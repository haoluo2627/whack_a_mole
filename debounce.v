==> flow/design.v <==
module debounce(clk,rst,key,key_pulse);
   parameter       N  =  1;                      
	    input             clk;
        input             rst;
        input 	[N-1:0]   key;                         
	    output  [N-1:0]   key_pulse;                   
        reg     [N-1:0]   key_rst_pre;                 
        reg     [N-1:0]   key_rst;                     
        wire    [N-1:0]   key_edge;                    
        always @(posedge clk  or  posedge rst)
          begin
             if (rst) 
             begin
                 key_rst <= {N{1'b1}};                 
                 key_rst_pre <= {N{1'b1}};
             end
             else begin
                 key_rst <= key;                      
                 key_rst_pre <= key_rst;              
             end    
           end
        assign  key_edge = key_rst_pre & (~key_rst); 
        reg	[20:0]	  cnt;                        
        always @(posedge clk or posedge rst)
           begin
             if(rst)
                cnt <= 21'h0;
             else if(key_edge)
                cnt <= 21'h0;
             else
                cnt <= cnt + 1'h1;
             end  
        reg     [N-1:0]   key_sec_pre;                 
        reg     [N-1:0]   key_sec;                    
        always @(posedge clk  or  posedge rst)
          begin
             if (rst) 
                 key_sec <= {N{1'b1}};                
             else if (cnt==21'hf423f)
                 key_sec <= key;  
          end
       always @(posedge clk  or  posedge rst)
          begin
             if (rst)
                 key_sec_pre <= {N{1'b1}};
             else                   
                 key_sec_pre <= key_sec;             
         end      
       assign  key_pulse = key_sec_pre & (~key_sec);     
endmodule
Tool chain data of debounce
The steps from the RTL of debounce to its reports follow in flow order.
Line numbers count from 1 in the design file above.
Library cell names are shortened.
{ "inputs": {"top": "debounce", "clock": "clk", "lib": "sky130hd", "pvt_corner": "tt_025C_1v80"} }

Elaborated design
Yosys after proc, flatten, opt, wreduce and memory -nomap, before mapping. Enables and synchronous resets that opt folds into registers are not counted as muxes. Memory bits, and registers merged into a memory's read port (data or address), are not among the register bits. Print and check cells are not counted. Equal cells are merged and count once.
{ "word_totals": {"in_bits": 3, "out_inout_bits": 1, "ff_bits": 25, "elab_cells": 12} }
{ "classes": {"add_sub_neg": 1, "equal": 1, "mux": 1, "n_logic": 4} }
{ "ops": {"columns": ["op", "n"], "rows": [
  ["adder 21 x 1 -> 21 bit (second input constant)", 1],
  ["== test 21 x 20 -> 1 bit (second input constant)", 1],
  ["2-to-1 mux 21 bit", 1],
  ["bitwise AND 1 bit", 2],
  ["inverter 1 bit", 2]
]} }

Logic depth
Yosys ltp: most cells in a row. Word level: on the elaborated netlist, between registers, memories and ports. Mapped: between sequential cells and ports; inverters and the memories' decode and read muxes count.
{ "depth": {"depth_word": 3, "ABC_AREA": 0, "mapped_depth": 5} }

Synthesis result
The flow's flattened synthesis, as Yosys stat reports it; memories are mapped. The netlist is that of the ABC_AREA named above (0 if unset); the other value can give another one.
Totals and module areas in this step are rounded.
{ "synth_totals": {"ffs": 25, "sequential_area_mm2": 0.0006306, "buf_cells": 3, "area_mm2": 0.001179, "stdcells": 118} }
{ "types": {"columns": ["cell", "n"], "rows": [
  ["dfrtp_1", 21],
  ["dfstp_2", 4],
  ["xnor2_1", 7],
  ["or3_1", 8],
  ["nor2_1", 13],
  ["a21oi_1", 8],
  ["o21ai_0", 8],
  ["nor4_1", 6],
  ["xor2_1", 4],
  ["nand4_1", 5],
  ["nand3_1", 6],
  ["nand2_1", 6],
  ["nand3_2", 2],
  ["nor2b_1", 3],
  ["nand4b_1", 2],
  ["and3_1", 2],
  ["ha_1", 1],
  ["clkbuf_1", 3]
]} }
Not listed: further types 6, cells in them 9.

Path before layout
Source: OpenSTA report_checks on the synthesized netlist (no wires, ideal clock, input and output delay 20% of the period each), path of least setup slack; recovery checks are left aside. Register names are those of the netlist, which keeps one name where synthesis merged equal registers.
{ "synth_timing": {"kind": "flip-flop to flip-flop", "start": "register cnt[0]", "end": "register cnt[20]", "driving_pins": 6, "setup_ns": 0.078, "arrival_ns": 1.695, "path_slack_ns": 0.167, "delay_ns": 1.773, "clock_period_ns": 1.94, "n_path_buf": 0, "synth_period_reached_ns": 1.773} }
"delay_ns" = arrival - input delay + setup time.
"driving_pins": output pins that drive a net of the path, with the launching flip-flop's if there is one; two outputs of one cell count as two.
"synth_period_reached_ns" = period - worst setup slack (recovery checks aside). The figure is calculated, with input and output delays left at 20% of the set period.
Between the ends stands the longest chain of elaborated cells between them, by number of cells; it is not shown to be the way that was timed. Of several equally long chains one is given.
Each line given opens the expression or statement behind the cell; cells for indexed reads and writes are added by Yosys, which also makes memories of some case tables.
A register here has more assigning lines than the two given.
{ "synth_between": {"cell_sequence": "dfrtp_1 -> ha_1 -> nand3_2 -> or4_4 -> or3_1 -> a21oi_1", "elab_chain_cells": 2, "cone_cells": 2, "cone_lines": 2, "classes_between": "1 x add/sub; 1 x mux"} }
{ "synth_rtl": {"columns": ["element", "line", "source"], "rows": [
  ["start: declaration", 23, "reg [20:0] cnt;"],
  ["start: assignment", 27, "cnt <= 21'h0;"],
  ["start: assignment", 31, "cnt <= cnt + 1'h1;"],
  ["adder 21 x 1 -> 21 bit", 31, null],
  ["2-to-1 mux 21 bit", 28, "else if(key_edge)"],
  ["end: assignment", 27, null],
  ["end: assignment", 31, null],
  ["end: declaration", 23, null]
]} }

Timing after layout
Path of least setup slack in the final report of flow run A (OpenROAD, finished layout, wires in). Where an end is a register, its clock arrival counts in the times.
{ "layout_timing": {"kind": "flip-flop to flip-flop", "start": "register cnt[3]", "end": "register cnt[20]", "clock_period_ns": 2.87, "driving_pins": 5, "n_path_buf": 0, "arrival_ns": 2.27, "path_slack_ns": 0.80, "setup_ns": 0.07} }
Between the ends stands the longest chain of elaborated cells between them, by number of cells; it is not shown to be the way that was timed. Of several equally long chains one is given.
A register here has more assigning lines than the two given.
{ "layout_between": {"cell_sequence": "dfrtp_1 -> nand4_1 -> or4_4 -> or3_1 -> a21oi_1", "elab_chain_cells": 2, "cone_cells": 2, "cone_lines": 2, "classes_between": "1 x add/sub; 1 x mux"} }
{ "layout_rtl": {"columns": ["element", "line", "source"], "rows": [
  ["start: declaration", 23, "reg [20:0] cnt;"],
  ["start: assignment", 27, "cnt <= 21'h0;"],
  ["start: assignment", 31, "cnt <= cnt + 1'h1;"],
  ["adder 21 x 1 -> 21 bit", 31, null],
  ["2-to-1 mux 21 bit", 28, "else if(key_edge)"],
  ["end: assignment", 27, null],
  ["end: assignment", 31, null],
  ["end: declaration", 23, null]
]} }

Ticket comment

Measured results for debounce: 2 stored runs of the Yosys and OpenROAD flow on sky130hd. The settings differ; the order carries no meaning. The constraints put input and output delay at 20% of the set period each and load the outputs with 0.01 pF.
By "achieved clock period" is meant the clock period of the run minus its worst setup slack. This is arithmetic on one report: input and output delays are still those of the set period (20% each).
"time of the worst setup path" = time allowed to the worst setup path (clock period - input delay - output delay, where it has them) - its slack; a late launch clock adds to it, a late capture clock takes from it.
"power consumption": no workload was simulated; the value follows from the tool's default switching activity.
The measured numbers are rounded.

==> flow run A: settings <==
{ "period_ns": 2.87, "CORE_UTILIZATION": 32, "PLACE_DENSITY_LB_ADDON": 0.02, "GPL_ROUTABILITY_DRIVEN": 0, "CAP_MARGIN": 15, "SLEW_MARGIN": 35, "CORE_MARGIN": 2 }
==> flow run A: results <==
power consumption: 670.2 uW
synthesis area: 0.001179 mm2
worst setup slack after layout: 0.800 ns
time of the worst setup path: 2.07 ns
kind of the worst setup path: flip-flop to flip-flop
post-layout utilization: 36.6 %
final worst hold slack: 0.372 ns
std-cell area (final layout): 0.001321 mm2
achieved clock period: 2.070 ns
total negative slack: 0.000 ns
total die area: 0.004185 mm2

==> flow run B: settings <==
{ "period_ns": 1.88, "CAP_MARGIN": 20, "CORE_MARGIN": 2, "CORE_UTILIZATION": 40, "SLEW_MARGIN": 20 }
==> flow run B: results <==
power consumption: 963.9 uW
synthesis area: 0.001179 mm2
worst setup slack after layout: 0.110 ns
time of the worst setup path: 1.77 ns
kind of the worst setup path: flip-flop to flip-flop
post-layout utilization: 48.0 %
final worst hold slack: 0.375 ns
std-cell area (final layout): 0.001336 mm2
achieved clock period: 1.770 ns
total negative slack: 0.000 ns
total die area: 0.003397 mm2
